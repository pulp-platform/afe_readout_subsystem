==> flow/design.v <==
module afe_sync_if #(
  parameter AFE_DATA_WIDTH  = 32,
  parameter AFE_NUM_CHS     = 8,
  parameter AFE_CHID_LSB    = 28,
  parameter AFE_CHID_WIDTH  = 4
) (
  input  logic                      clk_i,
  input  logic                      rst_ni,
  input  logic                      test_mode_i,
  input  logic    [AFE_NUM_CHS-1:0] afe_ch_mask_i,
  input  logic                      afe_ch_en_mode_i,
  input  logic [AFE_CHID_WIDTH-1:0] afe_ch_en_chid_i,
  input  logic                      buff_cfg_en_i,
  input  logic                      buff_cfg_clr_i,
  input  logic                      afe_valid_async_i,
  output logic                      afe_valid_sync_o,
  input  logic [AFE_DATA_WIDTH-1:0] afe_data_async_i,
  output logic [AFE_DATA_WIDTH-1:0] afe_data_sync_o,
  input  logic                      buff_ready_i
);
  logic  [AFE_CHID_WIDTH-1:0] afe_ch_id;
  logic                 [2:0] afe_data_valid_sync;
  logic  [AFE_DATA_WIDTH-1:0] afe_data_sync;
  logic     afe_valid_q, afe_valid_n;
  logic     afe_vld_edge, afe_vld_edge_del;
  logic     afe_ro_en;
  enum logic [1:0] { WAIT, ARMED, ENABLED } afe_ro_en_cs, afe_ro_en_ns;
  assign afe_ch_id = afe_data_sync[AFE_CHID_LSB +: AFE_CHID_WIDTH];
  assign afe_valid_sync_o = afe_valid_q;
  assign afe_data_sync_o  = afe_data_sync;
  assign afe_vld_edge = (afe_data_valid_sync[1] & ~afe_data_valid_sync[2]) | (~afe_data_valid_sync[1] & afe_data_valid_sync[2]);
  always_comb begin
    afe_ro_en_ns  = afe_ro_en_cs;
    afe_ro_en     = 1'b1;
    case (afe_ro_en_cs)
      WAIT: begin
        afe_ro_en     = 1'b0;
        if (buff_cfg_en_i) begin
          if (afe_ch_en_mode_i)
            afe_ro_en_ns = ARMED;
          else
            afe_ro_en_ns = ENABLED;
        end
      end
      ARMED: begin
        afe_ro_en     = 1'b0;
        if (afe_vld_edge_del && (afe_ch_en_chid_i == afe_ch_id)) begin
          afe_ro_en     = 1'b1;
          afe_ro_en_ns  = ENABLED;
        end
        if (buff_cfg_clr_i)
          afe_ro_en_ns = WAIT;
      end
      ENABLED: begin
        if (buff_cfg_clr_i)
          afe_ro_en_ns = WAIT;
      end
    endcase
  end
  always_comb begin
    afe_valid_n = afe_valid_q;
    if (afe_vld_edge_del & afe_ch_mask_i[afe_ch_id] & afe_ro_en)
      afe_valid_n = 1'b1;
    else if (afe_valid_q & buff_ready_i)
      afe_valid_n = 1'b0;
  end
  always_ff @(posedge clk_i, negedge rst_ni) begin
    if (~rst_ni) begin
      afe_valid_q             <= 1'b0;
      afe_vld_edge_del        <= 1'b0;
      afe_data_valid_sync     <= '0;
      afe_data_sync           <= '0;
      afe_ro_en_cs            <= WAIT;
    end
    else begin
      afe_data_valid_sync[0]  <= afe_valid_async_i;
      afe_data_valid_sync[1]  <= afe_data_valid_sync[0];
      afe_data_valid_sync[2]  <= afe_data_valid_sync[1];
      afe_valid_q             <= afe_valid_n;
      afe_vld_edge_del        <= afe_vld_edge;
      afe_ro_en_cs            <= afe_ro_en_ns;
      if (afe_vld_edge) 
        afe_data_sync <= afe_data_async_i;
    end
  end
endmodule
Tool chain data of afe_sync_if. Tool output for the design above, in the order of the flow. Line numbers count from 1 in the design file above. Operators: Yosys type, input widths -> output width; for muxes data width and select width s. Library cell names are shortened. Not given: --

Design top: afe_sync_if. Clock: clk_i. Cell library: sky130hd. Corner: tt_025C_1v80.

After elaboration. Counts by Yosys on the flattened word-level netlist (proc, flatten, opt, wreduce; memories kept). Register bits leave out memories and registers merged into their read ports (data or address). Print and check cells are left out. Cells with the same type and inputs are merged into one.

The entry for cells after elaboration reads 35. For input bits the number is 52. For output and inout port bits the number is 33. For bits in registers the number is 39.

Reductions and logical operators: 5. Bitwise operators: 8. The entry for mux-type cells reads 10. Equal/unequal tests: 6. Shift-type cells: 1.

Operators with widths (number): $mux 2 (5); $shiftx 8x4->1 (1); $pmux 2 s3 (1); $and 1x1->1 (5); $ne 2x2->1 const B (2); $eq 4x4->1 (1); $reduce_and 4->1 (1); $ne 3x3->1 const B (1); $reduce_bool 3->1 (1); $mux 1 (3); $not 1->1 (2); $eq 2x1->1 const B (1); $eq 2x2->1 const B (1); $logic_not 2->1 (1); $reduce_bool 2->1 (1); $pmux 1 s2 (1); $or 1x1->1 (1); $logic_and 1x1->1 (1).

Logic depth. Yosys ltp: most cells in a row. Word level: on the elaborated netlist, between registers, memories and ports. Mapped: between sequential cells and ports; inverters and the memories' decode and read muxes count.

The entry for word-level depth reads 6. The entry for ABC_AREA reads 0. Under mapped depth stands 5. The entry for mapped depth without buffers reads 4.

After synthesis. Yosys stat after the flow's synthesis: flattened, memories mapped to cells. It holds for the ABC_AREA given above (unset counts as 0); a run with the other value may have another netlist. Totals and module areas in this step are rounded.

Cells in the netlist: 105. For sequential area the number is 1000 um^2. For mapped flip-flops the number is 40. Under buffer cells stands 4. Under mapped area stands 1600 um^2.

Cell types: dfrtp_1 (number 39, total area 975.936 um^2); mux2_2 (number 29, total area 326.563 um^2); buf_6 (number 4, total area 45.043 um^2); xor2_1 (number 4, total area 35.034 um^2); dfstp_2 (number 1, total area 26.275 um^2); mux2_1 (number 2, total area 22.522 um^2); nor4_4 (number 1, total area 21.27 um^2); mux2i_1 (number 2, total area 20.019 um^2); o21ai_0 (number 4, total area 20.019 um^2); a31oi_1 (number 3, total area 18.768 um^2); xor2_2 (number 1, total area 16.266 um^2); mux2_4 (number 1, total area 15.014 um^2); nand2b_1 (number 2, total area 12.512 um^2); nor2b_1 (number 2, total area 12.512 um^2); a41o_1 (number 1, total area 10.01 um^2); a2111oi_0 (number 1, total area 8.758 um^2); a31o_1 (number 1, total area 8.758 um^2); inv_1 (number 2, total area 7.507 um^2).

Not listed: further types 4, cells in them 5.

Worst setup path after synthesis. Path of least setup slack by OpenSTA after synthesis, without wires, with an ideal clock, recovery checks aside; 20% of the period is set as input and as output delay. Where synthesis merged equal registers, the netlist keeps one of their names.

Kind: register to register. Start: register afe_data_sync[29]. End: register afe_valid_q. The figure for stages on the path is 5. The entry for buffers on the path reads 1. For period the number is 2.81 ns. Required time: 2.690 ns. The entry for arrival reads 1.320 ns. For path delay the number is 1.440 ns. The figure for library setup time is 0.120 ns. The entry for setup slack reads 1.369 ns. Under time at the first pin stands 0.000 ns. Synthesis period reached: 1.441 ns.

"path delay" = arrival - input delay + setup time. "stages on the path" counts driving pins, that of a launching flip-flop among them; a cell with two outputs on the path counts twice. "synthesis period reached" is the clock period less the worst setup slack; recovery checks do not enter. This is arithmetic on one report: input and output delays are still those of the set period (20% each). Between the ends stands the longest chain of elaborated cells between them, by number of cells; it is not shown to be the way that was timed. Of several equally long chains one is given. Each line given opens the expression or statement behind the cell; cells for indexed reads and writes are added by Yosys, which also makes memories of some case tables.

Cells stage by stage: dfrtp_1 -> buf_6 -> mux2_4 -> or3_1 -> a41o_1. For cells in the longest elaborated chain the number is 6. The entry for elaborated cells between the ends (all ways) reads 9. For source lines of those cells the number is 3. Classes of those cells: eq/ne (1); shift (1); mux (3); logic (2); reduce/logical (2).

RTL lines, path post-synthesis: start: declaration (RTL line 23) `logic  [AFE_DATA_WIDTH-1:0] afe_data_sync;`; start: assignment (RTL line 72) `afe_data_sync           <= '0;`; start: assignment (RTL line 83) `afe_data_sync <= afe_data_async_i;`; $eq 4x4->1 (RTL line 47) `if (afe_vld_edge_del && (afe_ch_en_chid_i == afe_ch_id)) begin`; $logic_and 1x1->1 (RTL line 47); $mux 1 (RTL line 47); $pmux 1 s2 (RTL line 35) `case (afe_ro_en_cs)`; $and 1x1->1 (RTL line 62) `if (afe_vld_edge_del & afe_ch_mask_i[afe_ch_id] & afe_ro_en)`; $mux 1 (RTL line 62); end: assignment (RTL line 69) `afe_valid_q             <= 1'b0;`; end: assignment (RTL line 79) `afe_valid_q             <= afe_valid_n;`; end: declaration (RTL line 24) `logic     afe_valid_q, afe_valid_n;`.

Path in the finished layout. From the final timing report of stored run 1: the path of least setup slack in the routed layout; clock arrival at registers is part of the times.

Kind: register to register. Start: register afe_data_sync[29]. End: register afe_valid_q. Under time at the first pin stands 0.27 ns. The figure for library setup time is 0.11 ns. The entry for arrival reads 1.62 ns. The entry for buffers on the path reads 1. The entry for setup slack reads -0.41 ns. For period the number is 1.05 ns. Required time: 1.21 ns. The figure for stages on the path is 5.

Between the ends stands the longest chain of elaborated cells between them, by number of cells; it is not shown to be the way that was timed. Of several equally long chains one is given.

Cells stage by stage: dfrtp_2 -> buf_6 -> mux2_4 -> or3_1 -> a41o_1. For cells in the longest elaborated chain the number is 6. The entry for elaborated cells between the ends (all ways) reads 9. For source lines of those cells the number is 3. Classes of those cells: eq/ne (1); shift (1); mux (3); logic (2); reduce/logical (2).

RTL lines, path after layout: start: declaration (RTL line 23) `logic  [AFE_DATA_WIDTH-1:0] afe_data_sync;`; start: assignment (RTL line 72) `afe_data_sync           <= '0;`; start: assignment (RTL line 83) `afe_data_sync <= afe_data_async_i;`; $eq 4x4->1 (RTL line 47) `if (afe_vld_edge_del && (afe_ch_en_chid_i == afe_ch_id)) begin`; $logic_and 1x1->1 (RTL line 47); $mux 1 (RTL line 47); $pmux 1 s2 (RTL line 35) `case (afe_ro_en_cs)`; $and 1x1->1 (RTL line 62) `if (afe_vld_edge_del & afe_ch_mask_i[afe_ch_id] & afe_ro_en)`; $mux 1 (RTL line 62); end: assignment (RTL line 69) `afe_valid_q             <= 1'b0;`; end: assignment (RTL line 79) `afe_valid_q             <= afe_valid_n;`; end: declaration (RTL line 24) `logic     afe_valid_q, afe_valid_n;`.

Memo
Re: implementation data of afe_sync_if

Stored flow runs of afe_sync_if (2 of them; Yosys, OpenROAD, sky130hd). They differ in their settings and are not a sequence. Constraints: input delay and output delay 20% of the set period each, output load 0.01 pF. "period reached" is the run's clock period less its worst setup slack. It is reckoned from that one timing run; input and output delays stay at 20% of the period that was set. "worst path time": the worst setup path's part of the clock period (all of it between registers, 20% less for each end at a port) less its slack. A launch clock that arrives late makes it longer, a capture clock that arrives late makes it shorter. "total power of the final layout": no workload was simulated; the value follows from the tool's default switching activity. The results are shown rounded.

Stored run 1 has these settings: period_ns 1.05; CORE_UTILIZATION 16; PLACE_DENSITY_LB_ADDON 0.09; CORE_ASPECT_RATIO 0.83; CELL_PAD_IN_SITES_GLOBAL_PLACEMENT 2; ABC_AREA 0; CAP_MARGIN 20; CORE_MARGIN 2; SLEW_MARGIN 20. The standard-cell area after layout is 3100 um^2. The netlist area reported by Yosys comes to 1600 um^2. The measured die area is 11000 um^2. The worst path time is 1.46 ns. Critical path type: register to register. The measured period reached is 1.459 ns. The measured lowest hold slack is 0.35 ns. The utilization after layout reads 32 %. The total negative setup slack is -11 ns. For the worst setup slack after layout the run shows -0.41 ns. The total power of the final layout comes to 0.005 W.

Stored run 2 has these settings: period_ns 1.03; CORE_UTILIZATION 40; SETUP_SLACK_MARGIN -0.08; PLACE_DENSITY_LB_ADDON 0.24; CORE_MARGIN 4; CELL_PAD_IN_SITES_GLOBAL_PLACEMENT 0; GPL_TIMING_DRIVEN 1; CTS_CLUSTER_SIZE 47; CAP_MARGIN 35; SLEW_MARGIN 5. The standard-cell area after layout is 3000 um^2. The netlist area reported by Yosys comes to 1600 um^2. The measured die area is 5200 um^2. The worst path time is 1.45 ns. Critical path type: register to register. The measured period reached is 1.446 ns. The measured lowest hold slack is 0.35 ns. The utilization after layout reads 79 %. The total negative setup slack is -12 ns. For the worst setup slack after layout the run shows -0.42 ns. The total power of the final layout comes to 0.0047 W.
