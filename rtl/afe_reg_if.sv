==> flow/design.v <==
module afe_reg_if #(
  parameter AFE_RX_TYPE       = 0,
  parameter AFE_NUM_CHS       = 8,
  parameter AFE_CHID_WIDTH    = 4,
  parameter AFE_SUBCHID_WIDTH = 2,
  parameter AFE_FLAG_WIDTH    = 4,
  parameter BUFF_AWIDTH       = 10,
  parameter BUFF_TRANS_SIZE   = 10,
  parameter L2_AWIDTH_NOAL    = 12,
  parameter L2_TRANS_SIZE     = 16,
  parameter L2_NUM_CHS        = 8,
  parameter FLAG_CNT_WIDTH    = 8
) (
  input  logic                       clk_i,
  input  logic                       rst_ni,
  input  logic                       test_mode_i,
  input  logic                [31:0] cfg_wdata_i,
  input  logic                [10:0] cfg_addr_i,
  input  logic                       cfg_valid_i,
  input  logic                       cfg_rwn_i,
  output logic                [31:0] cfg_rdata_o,
  output logic                       cfg_ready_o,
  output logic                       cfg_flag_en_o,
  output logic  [AFE_FLAG_WIDTH-1:0] cfg_flag_mask_o,
  input  logic                [31:0] cfg_flag_data_i,
  input  logic  [FLAG_CNT_WIDTH-1:0] cfg_flag_cnt_i,
  output logic                       cfg_flag_clr_o,
  output logic     [BUFF_AWIDTH-1:0] cfg_buff_startaddr_o,
  output logic [BUFF_TRANS_SIZE-1:0] cfg_buff_size_o,
  output logic                       cfg_buff_continuous_o,
  output logic                       cfg_buff_overflow_o,
  output logic                       cfg_buff_en_o,
  output logic                       cfg_buff_clr_o,
  output logic [BUFF_TRANS_SIZE-1:0] cfg_buff_flevel_o,
  input  logic                       cfg_buff_en_i,
  input  logic     [BUFF_AWIDTH-1:0] cfg_buff_curr_waddr_i,
  input  logic     [BUFF_AWIDTH-1:0] cfg_buff_curr_raddr_i,
  input  logic [BUFF_TRANS_SIZE-1:0] cfg_buff_bytes_left_i,
  output logic     [AFE_NUM_CHS-1:0] cfg_afe_ch_mask_o,
  output logic                       cfg_afe_ch_en_mode_o,
  output logic  [AFE_CHID_WIDTH-1:0] cfg_afe_ch_en_chid_o,
  output logic                 [1:0] cfg_data_mask_mode_o,
  output logic [L2_NUM_CHS-1:0]   [L2_AWIDTH_NOAL-1:0] cfg_l2_startaddr_o,
  output logic [L2_NUM_CHS-1:0]    [L2_TRANS_SIZE-1:0] cfg_l2_size_o,
  output logic [L2_NUM_CHS-1:0]                  [1:0] cfg_l2_datasize_o,
  output logic [L2_NUM_CHS-1:0]                        cfg_l2_continuous_o,
  output logic [L2_NUM_CHS-1:0]                        cfg_l2_en_o,
  output logic [L2_NUM_CHS-1:0]                        cfg_l2_clr_o,
  output logic [L2_NUM_CHS-1:0][AFE_SUBCHID_WIDTH-1:0] cfg_l2_subchid_o,
  output logic [L2_NUM_CHS-1:0]   [AFE_CHID_WIDTH-1:0] cfg_l2_chid_o,
  input  logic [L2_NUM_CHS-1:0]                        cfg_l2_en_i,
  input  logic [L2_NUM_CHS-1:0]   [L2_AWIDTH_NOAL-1:0] cfg_l2_curr_addr_i,
  input  logic [L2_NUM_CHS-1:0]    [L2_TRANS_SIZE-1:0] cfg_l2_bytes_left_i
);
  logic     [BUFF_AWIDTH-1:0] r_buff_startaddr;
  logic [BUFF_TRANS_SIZE-1:0] r_buff_size;
  logic                       r_buff_continuous;
  logic                       r_buff_overflow;
  logic                       r_buff_en;
  logic                       r_buff_clr;
  logic [BUFF_TRANS_SIZE-1:0] r_buff_flevel;
  logic     [AFE_NUM_CHS-1:0] r_afe_ch_mask;
  logic                       r_afe_ch_en_mode;
  logic  [AFE_CHID_WIDTH-1:0] r_afe_ch_en_chid;
  logic                 [1:0] r_data_mask_mode;
  logic                       r_flag_en;
  logic  [AFE_FLAG_WIDTH-1:0] r_flag_mask;
  logic [L2_NUM_CHS-1:0]   [L2_AWIDTH_NOAL-1:0] r_l2_startaddr;
  logic [L2_NUM_CHS-1:0]    [L2_TRANS_SIZE-1:0] r_l2_size;
  logic [L2_NUM_CHS-1:0]                  [1:0] r_l2_datasize;
  logic [L2_NUM_CHS-1:0]                        r_l2_continuous;
  logic [L2_NUM_CHS-1:0]                        r_l2_en;
  logic [L2_NUM_CHS-1:0]                        r_l2_clr;
  logic [L2_NUM_CHS-1:0][AFE_SUBCHID_WIDTH-1:0] r_l2_subchid;
  logic [L2_NUM_CHS-1:0]   [AFE_CHID_WIDTH-1:0] r_l2_chid;
  logic  [2:0] s_reg_sel_w, s_reg_sel_r;
  logic  [4:0] s_ch_sel_w, s_ch_sel_r;
  assign s_reg_sel_w = (cfg_valid_i & ~cfg_rwn_i) ? cfg_addr_i[2:0] : 'h0;
  assign s_reg_sel_r = (cfg_valid_i &  cfg_rwn_i) ? cfg_addr_i[2:0] : 'h0;
  assign s_ch_sel_w  = (cfg_valid_i & ~cfg_rwn_i) ? cfg_addr_i[7:3] : 'h0;
  assign s_ch_sel_r  = (cfg_valid_i &  cfg_rwn_i) ? cfg_addr_i[7:3] : 'h0;
  assign cfg_l2_startaddr_o    = r_l2_startaddr;
  assign cfg_l2_size_o         = r_l2_size;
  assign cfg_l2_datasize_o     = r_l2_datasize;
  assign cfg_l2_continuous_o   = r_l2_continuous;
  assign cfg_l2_en_o           = r_l2_en;
  assign cfg_l2_clr_o          = r_l2_clr;
  assign cfg_l2_subchid_o      = ((AFE_RX_TYPE == 1) || (AFE_RX_TYPE == 3)) ? r_l2_subchid : '0;
  assign cfg_l2_chid_o         = ((AFE_RX_TYPE == 2) || (AFE_RX_TYPE == 3)) ? r_l2_chid    : '0;
  assign cfg_buff_startaddr_o  = r_buff_startaddr;
  assign cfg_buff_size_o       = r_buff_size;
  assign cfg_buff_flevel_o     = r_buff_flevel;
  assign cfg_buff_en_o         = r_buff_en;
  assign cfg_buff_clr_o        = r_buff_clr;
  assign cfg_buff_continuous_o = r_buff_continuous;
  assign cfg_buff_overflow_o   = r_buff_overflow;
  assign cfg_afe_ch_mask_o     = r_afe_ch_mask;
  assign cfg_afe_ch_en_mode_o  = r_afe_ch_en_mode;
  assign cfg_afe_ch_en_chid_o  = r_afe_ch_en_chid;
  assign cfg_data_mask_mode_o  = r_data_mask_mode;
  assign cfg_flag_en_o         = r_flag_en;
  assign cfg_flag_mask_o       = r_flag_mask;
  always_ff @(posedge clk_i, negedge rst_ni) begin
    if(~rst_ni) begin
      r_l2_startaddr    <=  '0;
      r_l2_size         <=  '0;
      r_l2_datasize     <=  {L2_NUM_CHS{2'b10}};
      r_l2_continuous   <=  '0;
      r_l2_en           <=  '0;
      r_l2_clr          <=  '0;
      r_l2_subchid      <=  '0;
      r_l2_chid         <=  '0;
      r_buff_startaddr  <=  '0;
      r_buff_size       <=  '0;
      r_buff_continuous <= 1'b0;
      r_buff_overflow   <= 1'b0;
      r_buff_en         <= 1'b0;
      r_buff_clr        <= 1'b0;
      r_buff_flevel     <=  '0;
      r_afe_ch_mask     <=  '1;
      r_afe_ch_en_mode  <= 1'b0;
      r_afe_ch_en_chid  <=  '0;
      r_data_mask_mode  <=  '0;
      r_flag_en         <= 1'b0;
      r_flag_mask       <=  '0;
    end 
    else begin
      r_l2_en    <= '0;
      r_l2_clr   <= '0;
      r_buff_en  <= 1'b0;
      r_buff_clr <= 1'b0;
      if (cfg_valid_i & ~cfg_rwn_i) begin
        if (s_ch_sel_w[4:1] == 4'b1111) begin
          case ({s_ch_sel_w[0],s_reg_sel_w})
            4'b0000:
              r_buff_startaddr  <= cfg_wdata_i[BUFF_AWIDTH-1:0];
            4'b0001:
              r_buff_size       <= cfg_wdata_i[BUFF_TRANS_SIZE-1:0];
            4'b0010:
              r_buff_flevel     <= cfg_wdata_i[BUFF_TRANS_SIZE-1:0];
            4'b0011: begin
              r_buff_clr        <= cfg_wdata_i[5];
              r_buff_en         <= cfg_wdata_i[4];
              r_buff_overflow   <= cfg_wdata_i[3];
              r_buff_continuous <= cfg_wdata_i[0];
            end
            4'b1000:
              r_afe_ch_mask     <= cfg_wdata_i[AFE_NUM_CHS-1:0];
            4'b1001: begin
              r_afe_ch_en_chid  <= cfg_wdata_i[AFE_CHID_WIDTH-1:0];
              r_afe_ch_en_mode  <= cfg_wdata_i[31];
            end
            4'b1010:
              r_data_mask_mode  <= cfg_wdata_i[1:0];
            4'b1100: begin
              r_flag_en         <= cfg_wdata_i[0];
              r_flag_mask       <= cfg_wdata_i[8 +: AFE_FLAG_WIDTH];
            end
          endcase
        end
        else begin
          case (s_reg_sel_w)
            3'b000:
              r_l2_startaddr[s_ch_sel_w]   <= {cfg_wdata_i[L2_AWIDTH_NOAL-1:2],2'b00};
            3'b001:
              r_l2_size[s_ch_sel_w]        <= {cfg_wdata_i[L2_TRANS_SIZE-1:2],2'b00};
            3'b010: begin
              r_l2_clr[s_ch_sel_w]         <= cfg_wdata_i[5];
              r_l2_en[s_ch_sel_w]          <= cfg_wdata_i[4];
              r_l2_datasize[s_ch_sel_w]    <= cfg_wdata_i[2:1];
              r_l2_continuous[s_ch_sel_w]  <= cfg_wdata_i[0];
              if ((AFE_RX_TYPE == 1) || (AFE_RX_TYPE == 3))
                r_l2_subchid[s_ch_sel_w]   <= cfg_wdata_i[16 +: AFE_SUBCHID_WIDTH];
              else
                r_l2_subchid               <= '0;
              if ((AFE_RX_TYPE == 2) || (AFE_RX_TYPE == 3))
                r_l2_chid[s_ch_sel_w]      <= cfg_wdata_i[24 +: AFE_CHID_WIDTH];
              else
                r_l2_chid                  <= '0;
            end
          endcase
        end
      end
    end
  end 
  always_comb begin
    cfg_rdata_o    = '0;
    cfg_flag_clr_o = 1'b0;
    if (s_ch_sel_r[4:1] == 4'b1111) begin
      case ({s_ch_sel_r[0],s_reg_sel_r})
        4'b0000:
          cfg_rdata_o[BUFF_AWIDTH-1:0]     = r_buff_startaddr;
        4'b0001:
          cfg_rdata_o[BUFF_TRANS_SIZE-1:0] = r_buff_size;
        4'b0010:
          cfg_rdata_o[BUFF_TRANS_SIZE-1:0] = r_buff_flevel;
        4'b0011:
          cfg_rdata_o = {27'h0,r_buff_en,r_buff_overflow,2'b10,r_buff_continuous};
        4'b0100:
          cfg_rdata_o[BUFF_AWIDTH-1:0]     = cfg_buff_curr_waddr_i;
        4'b0101:
          cfg_rdata_o[BUFF_AWIDTH-1:0]     = cfg_buff_curr_raddr_i;
        4'b0110:
          cfg_rdata_o[BUFF_TRANS_SIZE-1:0] = cfg_buff_bytes_left_i;
        4'b1000:
          cfg_rdata_o[AFE_NUM_CHS-1:0]     = r_afe_ch_mask;
        4'b1001:
          cfg_rdata_o = {r_afe_ch_en_mode,{(31-AFE_CHID_WIDTH){1'b0}},r_afe_ch_en_chid};
        4'b1010:
          cfg_rdata_o = {30'h0,r_data_mask_mode};
        4'b1100:
          cfg_rdata_o = {{(24-AFE_FLAG_WIDTH){1'b0}},r_flag_mask,7'h0,r_flag_en};
        4'b1101:
          cfg_rdata_o = cfg_flag_data_i;
        4'b1110: begin
          cfg_rdata_o[FLAG_CNT_WIDTH-1:0]  = cfg_flag_cnt_i;
          cfg_flag_clr_o = 1'b1;
        end
        default:
          cfg_rdata_o = '0;
      endcase
    end
    else begin
      case (s_reg_sel_r)
        3'b000:
          cfg_rdata_o[L2_AWIDTH_NOAL-1:0] = r_l2_startaddr[s_ch_sel_r];
        3'b001:
          cfg_rdata_o[L2_TRANS_SIZE-1:0]  = r_l2_size[s_ch_sel_r];
        3'b010: begin
          cfg_rdata_o[24 +:    AFE_CHID_WIDTH] = r_l2_chid[s_ch_sel_r];
          cfg_rdata_o[16 +: AFE_SUBCHID_WIDTH] = r_l2_subchid[s_ch_sel_r];
          cfg_rdata_o[4]   = cfg_l2_en_i[s_ch_sel_r];
          cfg_rdata_o[2:1] = r_l2_datasize[s_ch_sel_r];
          cfg_rdata_o[0]   = r_l2_continuous[s_ch_sel_r];
        end
        3'b100:
          cfg_rdata_o[L2_AWIDTH_NOAL-1:0] = cfg_l2_curr_addr_i[s_ch_sel_r];
        3'b101:
          cfg_rdata_o[L2_TRANS_SIZE-1:0]  = cfg_l2_bytes_left_i[s_ch_sel_r];
        default:
          cfg_rdata_o = '0;
      endcase
    end
  end
  assign cfg_ready_o = 1'b1;
endmodule 
Tool chain data of afe_reg_if
The steps from the RTL of afe_reg_if to its reports follow in flow order. Line numbers count from 1 in the design file above. Library cell names are shortened. A cell with - has no value.

Top module: afe_reg_if. Clock port: clk_i. Cell library: sky130hd. Library corner: tt_025C_1v80.

Word-level counts
Source: Yosys, flattened and elaborated, memories not mapped. Widths are those after wreduce. Registers that Yosys merges into a memory's read port (data or address) are not register bits. Print and check cells do not count. Equal cells are merged and count once.

The entry for add/sub/neg operators reads 4. For $mul the number is 2. For divide/modulo/power cells the number is 0. For order comparisons the number is 0. The figure for equal/unequal tests is 27. The entry for shift-type cells reads 19. The entry for mux-type cells reads 30. Under bitwise gates (word level) stands 16. Under reduce/logical cells stands 15.

Operators by type and width (number): 128-bit by 10-bit variable part select with 16-bit output (2); 128-bit bitwise AND (1); 128-bit bitwise OR (1); 128-bit NOT (1); 16-bit by 33-bit variable shift with 128-bit output (1); 16-bit by 33-bit variable shift with 128-bit output with constant A (1); 8-bit case mux with 13-bit select (1); 12-bit by 33-bit variable shift with 96-bit output (1); 12-bit by 33-bit variable shift with 96-bit output with constant A (1); 96-bit by 10-bit variable part select with 12-bit output (1); 96-bit by 32-bit variable part select with 12-bit output (1); 96-bit bitwise AND (1); 96-bit bitwise OR (1); 96-bit NOT (1); 9-bit negation with 33-bit output (2); 22-bit case mux with 3-bit select (1); 4-bit equality test with constant B (12); 8-bit 2-to-1 mux (6); 2-bit by 33-bit variable shift with 16-bit output (1); 2-bit by 33-bit variable shift with 16-bit output with constant A (1); 3-bit AND reduction (11); 6-bit negation with 33-bit output (1); 32-bit by 8-bit variable part select with 4-bit output with constant A (1); 32-bit 2-to-1 mux (1); 5-bit by 2-bit multiplier with 7-bit output with constant B (2); 7-bit case mux with 4-bit select (1); 1-bit by 6-bit variable shift with 8-bit output (3); 16-bit bitwise AND (1).

Other operator kinds: 30; their cells: 54.

Under register bits stands 318. The entry for bits in latches reads 0. For bits in writable memories the number is 0. Under bits in read-only memories stands 0. Under clocked read ports x word width stands 0. The figure for memories kept is 0. Under bits of input ports stands 351. For output and inout port bits the number is 400. For cells after elaboration the number is 132.

Logic depth
Depth = most cells in a row (Yosys ltp): at word level without a register or memory, in the mapped netlist without a sequential cell, where the memories' decode and read muxes count.

Under word-level depth stands 9. ABC_AREA: 0. The figure for depth in mapped cells is 20. Gate-level depth less buffers: 16.

Netlist
Source: synth_stat.txt of the flow (Yosys; design flattened, memories mapped). It holds for the ABC_AREA given above (unset counts as 0); a run with the other value may have another netlist. The area totals of this step are shown rounded.

For standard cells after synthesis the number is 2046. The entry for chip area (Yosys) reads 0.0194 mm^2. The entry for sequential part of the area reads 0.00798 mm^2. The entry for flip-flops reads 318. The figure for buffer cells is 216.

Cell types: dfrtp_1 (number 302, area in all 7.56E+03 um^2); nand2_1 (number 340, area in all 1.28E+03 um^2); mux2_2 (number 110, area in all 1.24E+03 um^2); a32o_1 (number 61, area in all 610.586 um^2); nand3_1 (number 98, area in all 490.47 um^2); a22o_1 (number 50, area in all 437.92 um^2); mux4_2 (number 19, area in all 427.91 um^2); dfstp_2 (number 16, area in all 420.403 um^2); buf_4 (number 54, area in all 405.389 um^2); mux2i_1 (number 39, area in all 390.374 um^2); o21ai_0 (number 77, area in all 385.37 um^2); clkbuf_1 (number 100, area in all 375.36 um^2); and3_1 (number 59, area in all 369.104 um^2); a221oi_1 (number 40, area in all 350.336 um^2); nor2_1 (number 82, area in all 307.795 um^2); a21oi_1 (number 54, area in all 270.259 um^2); a211oi_1 (number 31, area in all 232.723 um^2); a31oi_1 (number 37, area in all 231.472 um^2).

Other cell types: 77; their cells: 477.

Timing after synthesis
OpenSTA on the mapped netlist: ideal clock, no wires. The path of least setup slack (recovery checks aside). Input and output delay are each 20% of the period. Register names are those of the netlist, which keeps one name where synthesis merged equal registers.

Path type: input -> register. Start: input port cfg_rwn_i. End: register r_l2_startaddr. For clock period the number is 6.8 ns. For input delay the number is 1.360 ns. Library setup time: 0.128 ns. For time at the first pin the number is 1.360 ns. The entry for data arrival time reads 5.270 ns. Under data required time stands 6.672 ns. Path slack: 1.401 ns. Under path delay stands 4.038 ns. For stages on the path the number is 20. The figure for path buffers is 5. The entry for synthesis period reached reads 5.399 ns.

"path delay" is the arrival time less input delay plus setup time. "stages on the path": output pins that drive a net of the path, with the launching flip-flop's if there is one; two outputs of one cell count as two. "synthesis period reached" = period - worst setup slack (recovery checks aside). The figure is calculated, with input and output delays left at 20% of the set period. An end named without its bit number is one bit of that signal or, where synthesis recoded a state register, one of its new flip-flops. Between the ends stands the longest chain of elaborated cells between them, by number of cells; it is not shown to be the way that was timed. Of several equally long chains one is given. Each line given opens the expression or statement behind the cell; cells for indexed reads and writes are added by Yosys, which also makes memories of some case tables.

Cell sequence: and2b_1 buf_4 nand2_1 inv_1 clkbuf_1 ha_1 fa_1 nand3_1 and3_1 or2_1 buf_4 o211ai_1 ha_1 nor2b_1 o21ai_1 buf_4 or4_1 buf_2 o21ai_0 o21ai_1. The entry for length of the longest elaborated chain reads 9. For elaborated cells between the ends (all ways) the number is 15. Those cells by class: add/sub: 1; mul: 1; eq/ne: 1; shift: 2; mux: 2; logic: 6; reduce/logical: 2.

Ends and longest elaborated chain, post-synthesis: from (decl) (RTL line 20) `input  logic                       cfg_rwn_i,`; 1-bit NOT (RTL line 80) `assign s_ch_sel_w  = (cfg_valid_i & ~cfg_rwn_i) ? cfg_addr_i[7:3] : 'h0;`; 1-bit bitwise AND (RTL line 80); 5-bit 2-to-1 mux (RTL line 80); 5-bit by 2-bit multiplier with 7-bit output (RTL line 164) `r_l2_startaddr[s_ch_sel_w]   <= {cfg_wdata_i[L2_AWIDTH_NOAL-1:2],2'b00};`; 9-bit negation with 33-bit output (RTL line 164); 12-bit by 33-bit variable shift with 96-bit output (RTL line 164); 96-bit NOT (RTL line 164); 96-bit bitwise AND (RTL line 164); 96-bit bitwise OR (RTL line 164); to (assign) (RTL line 105) `r_l2_startaddr    <=  '0;`; to (assign) (RTL line 164); to (decl) (RTL line 68) `logic [L2_NUM_CHS-1:0]   [L2_AWIDTH_NOAL-1:0] r_l2_startaddr;`.

Worst path after layout
From the final timing report of record 1: the path of least setup slack in the routed layout; clock arrival at registers is part of the times.

Path type: input -> output. Start: input port cfg_valid_i. End: output port cfg_rdata_o[0]. For clock period the number is 7.58 ns. For input delay the number is 1.52 ns. The figure for external output delay is 1.52 ns. For time at the first pin the number is 1.52 ns. The entry for data arrival time reads 5.78 ns. Under data required time stands 6.06 ns. Path slack: 0.29 ns. For stages on the path the number is 12. The figure for path buffers is 5.

Between the ends stands the longest chain of elaborated cells between them, by number of cells; it is not shown to be the way that was timed. Of several equally long chains one is given.

Cell sequence: clkdlybuf4s50_1 buf_4 nand3_4 buf_4 nand2_1 a21oi_1 a221o_1 a2111oi_0 buf_4 o22ai_1 a21o_1 clkdlybuf4s50_1. The entry for length of the longest elaborated chain reads 6. For elaborated cells between the ends (all ways) the number is 31. Those cells by class: mul: 1; eq/ne: 17; shift: 5; mux: 5; logic: 1; reduce/logical: 2.

Ends and longest elaborated chain, post-layout: from (decl) (RTL line 19) `input  logic                       cfg_valid_i,`; 1-bit bitwise AND (RTL line 81) `assign s_ch_sel_r  = (cfg_valid_i &  cfg_rwn_i) ? cfg_addr_i[7:3] : 'h0;`; 5-bit 2-to-1 mux (RTL line 81); 5-bit by 2-bit multiplier with 7-bit output (RTL line 237) `cfg_rdata_o[L2_AWIDTH_NOAL-1:0] = cfg_l2_curr_addr_i[s_ch_sel_r];`; 96-bit by 10-bit variable part select with 12-bit output (RTL line 237); 1-bit case mux with 5-bit select (RTL line 224) `case (s_reg_sel_r)`; 32-bit 2-to-1 mux (RTL line 189) `if (s_ch_sel_r[4:1] == 4'b1111) begin`; to (decl) (RTL line 21) `output logic                [31:0] cfg_rdata_o,`.

Memo
Re: implementation data of afe_reg_if

Below are 2 stored runs of the flow (Yosys, OpenROAD; platform sky130hd) on afe_reg_if, each with its settings and what was measured, unordered. Constraints: input delay and output delay 20% of the set period each, output load 0.01 pF. By "critical path time" is meant the share of the clock period that the worst setup path is allowed (20% is reserved at inputs, 20% at outputs), minus its slack. Clock arrival times at its registers enter into it. Values from the reports are rounded here.

Record 1 has these settings: period_ns 7.58; CAP_MARGIN 20; CORE_MARGIN 2; CORE_UTILIZATION 40; SLEW_MARGIN 20. The final worst hold slack reads 0.505 ns. The synthesized cell area reads 0.0194 mm^2. The full die area reads 0.0502 mm^2. The critical path time reads 4.26 ns. Kind of the worst setup path: input -> output. The utilization comes to 0.589. The setup slack of the worst path reads 0.289 ns.

Record 2 has these settings: period_ns 3.36; CORE_UTILIZATION 45; SETUP_SLACK_MARGIN -0.15; PLACE_DENSITY_LB_ADDON 0.08; CORE_ASPECT_RATIO 1.12; CELL_PAD_IN_SITES_GLOBAL_PLACEMENT 0; CELL_PAD_IN_SITES_DETAIL_PLACEMENT 2; TNS_END_PERCENT 20; ABC_AREA 1; CTS_CLUSTER_SIZE 99; SLEW_MARGIN 40; MIN_ROUTING_LAYER met1; CAP_MARGIN 20; CORE_MARGIN 2. Outcome: no final report: placement broke off with DPL-0033.
