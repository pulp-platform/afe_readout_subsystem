==> flow/design.v <==
module afe_l2_addrgen #( 
  parameter AWIDTH     = 18,
  parameter TRANS_SIZE = 16
) (
  input  logic                  clk_i,
  input  logic                  rst_ni,
  input  logic                  test_mode_i,
  input  logic     [AWIDTH-1:0] cfg_startaddr_i,
  input  logic [TRANS_SIZE-1:0] cfg_size_i,
  input  logic            [1:0] cfg_datasize_i,
  input  logic                  cfg_continuous_i,
  input  logic                  cfg_en_i,
  input  logic                  cfg_clr_i,
  output logic     [AWIDTH-1:0] cfg_curr_addr_o,
  output logic [TRANS_SIZE-1:0] cfg_wr_ptr_o,
  output logic [TRANS_SIZE-1:0] cfg_bytes_left_o,
  output logic                  cfg_en_o,
  output logic                  event_o,
  input  logic                  transfer_valid_i
  );             
  logic     [AWIDTH-1:0] address_q, address_n;
  logic [TRANS_SIZE-1:0] cnt_q, cnt_n;
  logic en_q, en_n;
  logic event_q, event_n;
  logic [TRANS_SIZE-1:0] datasize_incr;
  logic                  last_transfer;
  assign cfg_en_o         = en_q;
  assign event_o          = event_q;
  assign cfg_curr_addr_o  = address_q;
  assign cfg_bytes_left_o = cnt_q;
  assign cfg_wr_ptr_o     = address_q - cfg_startaddr_i;
  assign last_transfer    = (cnt_q <= datasize_incr);  
  always_comb begin
    case (cfg_datasize_i)
      2'b00:   datasize_incr = 'd1;
      2'b01:   datasize_incr = 'd2;
      2'b10:   datasize_incr = 'd4;
      default: datasize_incr = 'd4;
    endcase
  end
  always_comb begin
    cnt_n     = cnt_q;
    address_n = address_q;
    en_n      = en_q;
    event_n   = 1'b0;
    if(cfg_en_i & ~en_q) begin
      cnt_n     = cfg_size_i;
      address_n = cfg_startaddr_i;
      en_n      = 1'b1;
    end
    else if (cfg_clr_i) begin
      cnt_n     =  '0;
      address_n =  '0;
      en_n      = 1'b0;
    end
    else if (en_q) begin
      event_n = transfer_valid_i && (last_transfer || (cnt_q == ((cfg_size_i>>1) + datasize_incr)));
      if (last_transfer & transfer_valid_i) begin
        if (~cfg_continuous_i & ~cfg_en_i) begin
          cnt_n     =  '0;
          address_n =  '0;
          en_n      = 1'b0;
        end
        else begin
          cnt_n     = cfg_size_i;
          address_n = cfg_startaddr_i;
          en_n      = 1'b1;
        end
      end
      else if (transfer_valid_i) begin
        cnt_n     = cnt_q     - datasize_incr;
        address_n = address_q + datasize_incr;
      end
    end
  end
  always_ff @(posedge clk_i, negedge rst_ni) begin
    if(~rst_ni) begin
      address_q <=  '0;
      cnt_q     <=  '0;
      en_q      <= 1'b0;
      event_q   <= 1'b0;
    end 
    else begin
      event_q   <= event_n;
      if (cfg_en_i | cfg_clr_i | transfer_valid_i) begin
        address_q <= address_n;
        cnt_q     <= cnt_n;
        en_q      <= en_n;
      end
    end
  end
endmodule
# ---- Reports on afe_l2_addrgen
# The steps from the RTL of afe_l2_addrgen to its reports follow in flow order.
# Line numbers count from 1 in the design file above.
# Cell names lack the library's common part.
# Not given: --
dict set report setup {
  top {afe_l2_addrgen}
  clk_port {clk_i}
  cell_library {sky130hd}
  corner {tt_025C_1v80}
}

# ---- Word level
# Source: Yosys, flattened and elaborated, memories not mapped. Widths are those after wreduce. Registers that Yosys merges into a memory's read port (data or address) are not register bits. Print and check cells do not count. Equal cells are merged and count once.
dict set report classes {
  logic 8
  reduce_logical 6
  n_eq 2
  cmp 1
  addsub 4
  mux 21
}
# cell count
set op_table {}
lappend op_table {{18-bit 2-to-1 mux} 6}
lappend op_table {{16-bit 2-to-1 mux} 6}
lappend op_table {{16-bit subtractor} 2}
lappend op_table {{18-bit by 3-bit adder with 18-bit output} 1}
lappend op_table {{15-bit by 16-bit adder with 16-bit output} 1}
lappend op_table {{16-bit <= comparator} 1}
lappend op_table {{16-bit equality test} 1}
lappend op_table {{1-bit 2-to-1 mux} 8}
lappend op_table {{3-bit parallel mux with 2-bit select} 1}
lappend op_table {{4-bit nonzero test} 1}
lappend op_table {{1-bit AND} 3}
lappend op_table {{1-bit NOT} 3}
lappend op_table {{3-bit AND reduction} 1}
lappend op_table {{3-bit nonzero test} 1}
lappend op_table {{1-bit OR} 2}
lappend op_table {{2-bit by 1-bit equality test with 1-bit output (second input constant)} 1}
lappend op_table {{2-bit logical NOT} 1}
lappend op_table {{1-bit logical AND} 1}
lappend op_table {{1-bit logical OR} 1}
dict set report bits {
  input_bits 43
  reg_bits 36
  elab_cells 46
  out_inout_bits 52
}

# ---- Depth
# Depth = most cells in a row (Yosys ltp): at word level without a register or memory, in the mapped netlist without a sequential cell, where the memories' decode and read muxes count.
dict set report depth {
  ltp_word 9
  ABC_AREA 0
  ltp_mapped 14
  mapped_depth_nobuf 11
}

# ---- Mapped cells and area
# The flow's flattened synthesis, as Yosys stat reports it; memories are mapped. The netlist is that of the ABC_AREA named above (0 if unset); the other value can give another one.
# The area totals of this step are shown rounded.
dict set report mapped {
  flip_flops 36
  seq_area_um2 900
  cells 469
  mapped_area_um2 3700
  buf_cells 20
}
# type count area_total_um2
set types {}
lappend types {dfrtp_1 36 900.864}
lappend types {ha_1 22 275.264}
lappend types {xnor2_1 27 236.477}
lappend types {o21ai_0 37 185.178}
lappend types {a21oi_1 35 175.168}
lappend types {nor2_1 44 165.158}
lappend types {nand2_1 38 142.637}
lappend types {a221o_1 13 130.125}
lappend types {inv_1 32 120.115}
lappend types {nor3_1 19 95.091}
lappend types {xor2_1 10 87.584}
lappend types {nand3_1 16 80.077}
lappend types {a31oi_1 10 62.56}
lappend types {nor2b_1 10 62.56}
lappend types {clkbuf_1 12 45.043}
lappend types {or3_1 7 43.792}
lappend types {fa_1 2 40.038}
lappend types {a21boi_0 5 37.536}
# Not listed: further types 47, cells in them 94.

# ---- Timing after synthesis
# OpenSTA on the mapped netlist: ideal clock, no wires. The path of least setup slack (recovery checks aside). Input and output delay are each 20% of the period. Register names are those of the netlist, which keeps one name where synthesis merged equal registers.
dict set report synth_timing {
  path_type {input -> output}
  start {in cfg_startaddr_i[0]}
  end {out cfg_wr_ptr_o[14]}
  tclk_ns 3.3
  path_buffers 0
  delay_ns 1.957
  setup_slack_ns 0.023
  in_delay_ns 0.660
  required_time_ns 2.640
  arrival_time_ns 2.617
  t_first_pin_ns 0.660
  driving_pins 9
  output_delay_ns 0.660
  synth_period_reached_ns 3.277
}
# "delay_ns" = arrival - input delay + setup time.
# A path that ends at an output port has no setup time.
# "driving_pins": output pins that drive a net of the path, with the launching flip-flop's if there is one; two outputs of one cell count as two.
# "synth_period_reached_ns" is the clock period less the worst setup slack; recovery checks do not enter. This is arithmetic on one report: input and output delays are still those of the set period (20% each).
# Between the ends stands the longest chain of elaborated cells between them, by number of cells; it is not shown to be the way that was timed. Of several equally long chains one is given.
# A line is the first line of the expression or statement that the cell stems from. Yosys adds cells for indexed reads and writes and turns some case tables into memories.
dict set report synth_between {
  cell_sequence {ha_1 > fa_1 > nor2b_1 > o21ai_0 > a21boi_0 > o21ai_0 > a311oi_1 > mux2i_1 > nand3_1}
  elab_chain_cells 1
  cone_cells 1
  cone_lines 1
  classes_between {add/sub: 1}
}
# item line_no
set synth_lines {}
lappend synth_lines {{from (decl)} 8} ;# input  logic     [AWIDTH-1:0] cfg_startaddr_i,
lappend synth_lines {{16-bit subtractor} 31} ;# assign cfg_wr_ptr_o     = address_q - cfg_startaddr_i;
lappend synth_lines {{to (decl)} 15} ;# output logic [TRANS_SIZE-1:0] cfg_wr_ptr_o,

# ---- Path in the finished layout
# Path of least setup slack in the final report of flow run B (OpenROAD, finished layout, wires in). Where an end is a register, its clock arrival counts in the times.
dict set report layout_timing {
  path_type {input -> output}
  start {in cfg_startaddr_i[4]}
  end {out cfg_wr_ptr_o[11]}
  t_first_pin_ns 0.83
  setup_slack_ns 0.11
  required_time_ns 3.30
  output_delay_ns 0.83
  arrival_time_ns 3.20
  path_buffers 3
  tclk_ns 4.13
  in_delay_ns 0.83
  driving_pins 10
}
# Between the ends stands the longest chain of elaborated cells between them, by number of cells; it is not shown to be the way that was timed. Of several equally long chains one is given.
dict set report layout_between {
  cell_sequence {clkdlybuf4s50_1 > inv_1 > ha_1 > or3_4 > or4_4 > o21ai_2 > buf_4 > nor2b_1 > xnor2_1 > dlygate4sd2_1}
  elab_chain_cells 1
  cone_cells 1
  cone_lines 1
  classes_between {add/sub: 1}
}
# item line_no
set layout_lines {}
lappend layout_lines {{from (decl)} 8} ;# input  logic     [AWIDTH-1:0] cfg_startaddr_i,
lappend layout_lines {{16-bit subtractor} 31} ;# assign cfg_wr_ptr_o     = address_q - cfg_startaddr_i;
lappend layout_lines {{to (decl)} 15} ;# output logic [TRANS_SIZE-1:0] cfg_wr_ptr_o,

; 2 stored runs of afe_l2_addrgen in the flow (synthesis by Yosys, layout by OpenROAD, sky130hd cells), in arbitrary order. Constraints: input delay and output delay 20% of the set period each, output load 0.01 pF.
; "achieved_clock_period_ns": clock period set for the run, less the worst setup slack. It is reckoned from that one timing run; input and output delays stay at 20% of the period that was set.
; "worst_path_ns" means the part of the period allowed to the worst setup path (the constraints hold back 20% at inputs and 20% at outputs) less its slack; where the path has registers, the arrival times of their clocks count too.
; "power_total_w" rests on the timing tool's default activity at the inputs, not on a simulated workload.
; Values from the reports are rounded here.

[flow run A: settings]
period_ns = 3.52
CORE_UTILIZATION = 49
SETUP_SLACK_MARGIN = 0.5
PLACE_DENSITY = 0.65
HOLD_SLACK_MARGIN = 0.25
CORE_MARGIN = 2
CELL_PAD_IN_SITES_GLOBAL_PLACEMENT = 2
CELL_PAD_IN_SITES_DETAIL_PLACEMENT = 2
CTS_CLUSTER_SIZE = 36
CAP_MARGIN = 20
SLEW_MARGIN = 20
[flow run A: results]
outcome = stopped before the end: placement reported GPL-0301

[flow run B: settings]
period_ns = 4.13
CORE_UTILIZATION = 21
CORE_MARGIN = 5
CELL_PAD_IN_SITES_GLOBAL_PLACEMENT = 0
TNS_END_PERCENT = 100
GPL_ROUTABILITY_DRIVEN = 1
CTS_CLUSTER_SIZE = 36
MIN_ROUTING_LAYER = met2
CAP_MARGIN = 20
SLEW_MARGIN = 20
[flow run B: results]
utilization_pct = 31
setupTns_ns = 0.000
achieved_clock_period_ns = 4.022
fin_hold_ws_ns = 0.55
power_total_w = 0.0026
worst_path_ns = 2.37
worst_path_kind = input -> output
finish.stdcell_area_um2 = 5300
synth_area_um2 = 3700
timing.setup.ws_ns = 0.11
die_um2 = 20000
